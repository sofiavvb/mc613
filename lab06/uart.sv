==> flow/design.v <==
module div_clock #(parameter DIV = 5208) (
    input logic clk,
    input logic rst,
    output logic pulse
);
    logic [$clog2(DIV)-1:0] counter;
    always_ff @(posedge clk or posedge rst) begin
        if (rst) begin
            counter <= 0;
            pulse <= 0;
        end else if (counter == DIV / 2) begin
            counter <= 0;
            pulse <= 1;
        end else begin
            counter <= counter + 1;
            pulse <= 0;
        end
    end
endmodule
module rx(
    input logic clk,
    input logic rst,
    input logic rx,
    input logic tick,
    output logic [7:0] data_out,
    output logic done,
    output logic error
);
    logic [3:0] bit_counter;  
    logic [7:0] shift_reg;
    logic receiving;
    logic parity_check;
    always_ff @(posedge clk) begin
        if (rst) begin
            receiving <= 0;
            bit_counter <= 0;
            shift_reg <= 0;
            done <= 0;
            error <= 0;
        end else if (!receiving && !rx) begin
            receiving <= 1;
            parity_check <= 0;
            bit_counter <= 0;
            done <= 0;
        end else begin 
            if (tick && receiving) begin
                shift_reg <= {rx, shift_reg[7:1]};
                parity_check <= parity_check ^ rx;  
                bit_counter <= bit_counter + 1;
                if (bit_counter == 10) begin
                    receiving <= 0;
                    data_out <= shift_reg;
                    error <= (parity_check != rx);  
                    done <= 1;
                end else begin
                    done <= 0;
                end
            end else begin
                done <= 0;
            end 
        end
    end
endmodule
module tx(
    input  logic clk,        
    input  logic tick,        
    input  logic send,
    input logic rst,        
    input  logic [7:0]  data_in,  
    output logic tx,          
    output logic busy         
);
    logic [3:0] bit_cnt;
    logic [10:0] shift_reg;   
    logic sending;
    function logic calc_parity(input [7:0] data);
        calc_parity = ^data;   
    endfunction
    always_ff @(posedge clk or posedge rst) begin
        if (rst) begin
            tx        <= 1;  
            busy      <= 0;
            sending   <= 0;
            bit_cnt   <= 0;
            shift_reg <= 0;
        end else if (send && !sending) begin
            shift_reg <= {1'b1,  calc_parity(data_in), data_in, 1'b0};  
            bit_cnt   <= 0;
            sending   <= 1;
            busy      <= 1;
            tx        <= 0;  
        end
        else if (tick && sending) begin
            tx <= shift_reg[0];
            shift_reg <= shift_reg >> 1;
            bit_cnt   <= bit_cnt + 1;
            if (bit_cnt == 10) begin
                sending <= 0;
                busy    <= 0;
                tx      <= 1; 
            end
        end else if (!sending) begin
            tx <= 1;  
        end
    end
endmodule   
module uart(
    input logic clk,
    input logic rst,
    input logic send,
    input logic [7:0] tx_data,
    input logic rx,
    output logic tx,
    output logic [7:0] rx_data,
    output logic tx_busy,
    output logic rx_done,
    output logic rx_error
);
    logic tick;
    div_clock #(.DIV(5208)) clock_inst (
        .clk(clk),
        .rst(rst),
        .pulse(tick)
    );
    tx tx_inst (
        .clk(clk),
        .tick(tick),
        .send(send),
        .rst(rst),
        .data_in(tx_data),
        .tx(tx),
        .busy(tx_busy)
    );
    rx rx_inst (
        .clk(clk),
        .rst(rst),
        .tick(tick),
        .rx(rx),
        .data_out(rx_data),
        .done(rx_done),
        .error(rx_error)
    );
endmodule
From RTL to reports: uart
Tool output for the design above, in the order of the flow.
Lines are those of the file above, counted from 1.
Cell names lack the library's common part.
A cell with n/a has no value.
Set-up
  top: uart
  clock: clk
  cell library: sky130hd
  library corner: tt_025C_1v80

Word level
Counts by Yosys on the flattened word-level netlist (proc, flatten, opt, wreduce; memories kept). Register bits leave out memories and registers merged into their read ports (data or address). Print and check cells are left out. Cells with the same type and inputs are merged into one.
Storage and ports
  word-level cells: 63
  input bits: 12
  flip-flop bits (word level): 55
Cells by class
  multiplexer cells: 18
  eq/ne operators: 5
  reductions and logical operators: 20
  bitwise logic cells: 4
  add/subtract/negate cells: 3
Operators with widths (count)
  11-bit two-way mux: 2
  13-bit by 1-bit adder with 13-bit output (second input constant): 1
  13-bit by 12-bit == test with 1-bit output (second input constant): 1
  13-bit two-way mux: 1
  1-bit two-way mux: 13
  2-bit AND reduction: 4
  2-bit nonzero test: 4
  4-bit by 1-bit adder with 4-bit output (second input constant): 2
  4-bit == test (second input constant): 2
  8-bit XOR reduction: 1
  4-bit two-way mux: 2
  1-bit logical AND: 4
  4-bit AND reduction: 1
  1-bit inverter: 3
  1-bit logical NOT: 3
  3-bit inequality test (second input constant): 1
  3-bit AND reduction: 1
  3-bit OR reduction: 1
  2-bit OR reduction: 1
  1-bit inequality test: 1
  1-bit bitwise XOR: 1

Logic depth
Longest topological path by Yosys (ltp), each cell counted once; first at word level (registers and memories cut), then after technology mapping (sequential cells cut; the memories' decode and read muxes count).
Depth
  word-level depth: 4
  ABC_AREA: 0
  mapped depth: 7
  mapped depth without buffers: 6

After synthesis
Source: synth_stat.txt of the flow (Yosys; design flattened, memories mapped). It holds for the ABC_AREA given above (unset counts as 0); a run with the other value may have another netlist.
Synthesis totals
  cells in the netlist: 233
  sequential area: 1347.5 um^2
  buffer cells: 10
  mapped area: 2396.0 um^2
  flip-flop cells: 55
Cells by type
  dfrtp_1: count 30, total area 750.72 um^2
  dfxtp_1: count 15, total area 300.288 um^2
  edfxtp_1: count 9, total area 270.259 um^2
  nand2_1: count 46, total area 172.666 um^2
  xnor2_1: count 14, total area 122.618 um^2
  a22oi_1: count 11, total area 82.579 um^2
  nor2_1: count 21, total area 78.826 um^2
  ha_1: count 6, total area 75.072 um^2
  xor2_1: count 7, total area 61.309 um^2
  a21oi_1: count 11, total area 55.053 um^2
  inv_1: count 8, total area 30.029 um^2
  nand3_1: count 6, total area 30.029 um^2
  nand3_2: count 3, total area 30.029 um^2
  dfstp_2: count 1, total area 26.275 um^2
  o21ai_0: count 5, total area 25.024 um^2
  nor4_4: count 1, total area 21.27 um^2
  nand4_1: count 3, total area 18.768 um^2
  nor4_1: count 3, total area 18.768 um^2
Not listed: further types 23, cells in them 33.
The figures by module come from a second, unflattened synthesis with its own total; it is not the netlist above.
Unflattened totals
  cell total of the unflattened synthesis: 236
  area total of the unflattened synthesis: 2482.4 um^2
Each row is one instance without its submodules.
By module
  rx: instances 1, seq. area 570.5 um^2, cells 92, area 938.4 um^2
  tx: instances 1, seq. area 426.7 um^2, cells 82, area 863.3 um^2
  div_clock #(DIV=5208): instances 1, seq. area 350.3 um^2, cells 62, area 680.7 um^2
  uart: instances 1, seq. area 0.0 um^2, cells 0, area 0.0 um^2

Timing after synthesis
Path of least setup slack by OpenSTA after synthesis, without wires, with an ideal clock, recovery checks aside; 20% of the period is set as input and as output delay. Where synthesis merged equal registers, the netlist keeps one of their names.
Timing path post-synthesis
  path kind: input to register
  start point: in rst
  end point: reg rx_inst.data_out[0]
  arrival: 1.750 ns
  launch time at the first pin: 0.658 ns
  input delay: 0.658 ns
  slack: 1.145 ns
  clock period: 3.29 ns
  delay of the path: 1.487 ns
  driving pins on the path: 2
  period reached after synthesis: 2.145 ns
"delay of the path" = arrival - input delay + setup time.
"driving pins on the path" counts driving pins, that of a launching flip-flop among them; a cell with two outputs on the path counts twice.
"period reached after synthesis" is the clock period less the worst setup slack; recovery checks do not enter. This is arithmetic on one report: input and output delays are still those of the set period (20% each).
Between the ends stands the longest chain of elaborated cells between them, by number of cells; it is not shown to be the way that was timed. Of several equally long chains one is given.
A line is the first line of the expression or statement that the cell stems from. Yosys adds cells for indexed reads and writes and turns some case tables into memories.
Between the ends, post-synthesis
  cells stage by stage: clkbuf_1 -> nor4_1
  cells in the longest elaborated chain: 2
Ends and longest elaborated chain, post-synthesis
  start: declaration: line 109  | input logic rst,
  1-bit inverter
  4-bit AND reduction
  end: assignment: line 52  | data_out <= shift_reg;
  end: declaration: line 25  | output logic [7:0] data_out,

Path in the finished layout
From the final timing report of run 1: the path of least setup slack in the routed layout; clock arrival at registers is part of the times.
Timing path after layout
  path kind: register to output
  start point: reg tx_inst.tx
  end point: out tx
  slack: 0.29 ns
  launch time at the first pin: 0.30 ns
  clock period: 2.06 ns
  arrival: 1.36 ns
  external output delay: 0.41 ns
  driving pins on the path: 2
A register here has more assigning lines than the two given.
Between the ends, after layout
  cells stage by stage: dfstp_2 -> clkdlybuf4s50_1
  cells in the longest elaborated chain: 0
Ends and longest elaborated chain, after layout
  start: declaration: line 70  | output logic tx,
  start: assignment: line 81  | tx        <= 1;
  start: assignment: line 94  | tx <= shift_reg[0];
  end: declaration: line 113  | output logic tx,

Record of 2 stored runs of the RTL-to-layout flow on uart, platform sky130hd. The runs are unordered. Constraints: input delay and output delay 20% of the set period each, output load 0.01 pF.
"achieved clock period (ns)": clock period set for the run, less the worst setup slack. It is reckoned from that one timing run; input and output delays stay at 20% of the period that was set.
"worst setup path time (ns)": the worst setup path's part of the clock period (all of it between registers, 20% less for each end at a port) less its slack. A launch clock that arrives late makes it longer, a capture clock that arrives late makes it shorter.
By "finish__power__total" is meant OpenSTA's value without simulated activity: inputs other than the clock are taken to toggle once in ten clock periods, and the tool carries that through the logic.

Flow files of run 1
==> flow/run.sh <==
#!/bin/bash
# the make line also repeats the synthesis and layout settings of config.mk as NAME=value (left out here)
make -C /OpenROAD-flow-scripts/flow DESIGN_CONFIG=/design/flow/config.mk WORK_HOME=/design/flow/orfs CLKGATE_MAP_FILE= finish
==> flow/config.mk <==
export PLATFORM = sky130hd
export DESIGN_NAME = uart
export DESIGN_NICKNAME = uart
export VERILOG_FILES = /design/flow/design.v
export SDC_FILE = /design/flow/constraint.sdc
export NUM_CORES = 4
export LEC_CHECK = 0
export CAP_MARGIN = 20
export CORE_MARGIN = 2
export CORE_UTILIZATION = 24
export SLEW_MARGIN = 20
==> flow/constraint.sdc <==
create_clock -name core_clock -period 2.06 [get_ports {clk}]
set_input_delay 0.4120 -clock core_clock [delete_from_list [all_inputs] [get_ports {clk}]]
set_output_delay 0.4120 -clock core_clock [all_outputs]
set_load 0.01 [all_outputs]

report of run 1
yosys chip area after synthesis (um^2): 2396.0
finish__design__die__area: 10798.3
finish__design__instance__area__stdcell: 2907.8
finish__design__instance__utilization: 0.2989
finish__timing__setup__ws: 0.286
finish__timing__setup__tns: 0.000
finish__timing__hold__ws: 0.446
finish__power__total: 1.975e-03
achieved clock period (ns): 1.774
worst setup path time (ns): 1.36
worst setup path kind: register to output

Flow files of run 2
==> flow/run.sh <==
#!/bin/bash
# the make line also repeats the synthesis and layout settings of config.mk as NAME=value (left out here)
make -C /OpenROAD-flow-scripts/flow DESIGN_CONFIG=/design/flow/config.mk WORK_HOME=/design/flow/orfs CLKGATE_MAP_FILE= finish
==> flow/config.mk <==
export PLATFORM = sky130hd
export DESIGN_NAME = uart
export DESIGN_NICKNAME = uart
export VERILOG_FILES = /design/flow/design.v
export SDC_FILE = /design/flow/constraint.sdc
export NUM_CORES = 4
export LEC_CHECK = 0
export CAP_MARGIN = 20
export CELL_PAD_IN_SITES_DETAIL_PLACEMENT = 0
export CORE_MARGIN = 2
export CORE_UTILIZATION = 47
export CTS_CLUSTER_SIZE = 18
export GPL_TIMING_DRIVEN = 1
export PLACE_DENSITY_LB_ADDON = 0.23
export SETUP_SLACK_MARGIN = 0.55
export SLEW_MARGIN = 20
export TNS_END_PERCENT = 85
==> flow/constraint.sdc <==
create_clock -name core_clock -period 2.08 [get_ports {clk}]
set_input_delay 0.4160 -clock core_clock [delete_from_list [all_inputs] [get_ports {clk}]]
set_output_delay 0.4160 -clock core_clock [all_outputs]
set_load 0.01 [all_outputs]

report of run 2
yosys chip area after synthesis (um^2): 2396.0
finish__design__die__area: 5685.2
finish__design__instance__area__stdcell: 2874.0
finish__design__instance__utilization: 0.5966
finish__timing__setup__ws: 0.562
finish__timing__setup__tns: 0.000
finish__timing__hold__ws: 0.440
finish__power__total: 1.902e-03
achieved clock period (ns): 1.518
worst setup path time (ns): 1.10
worst setup path kind: register to output
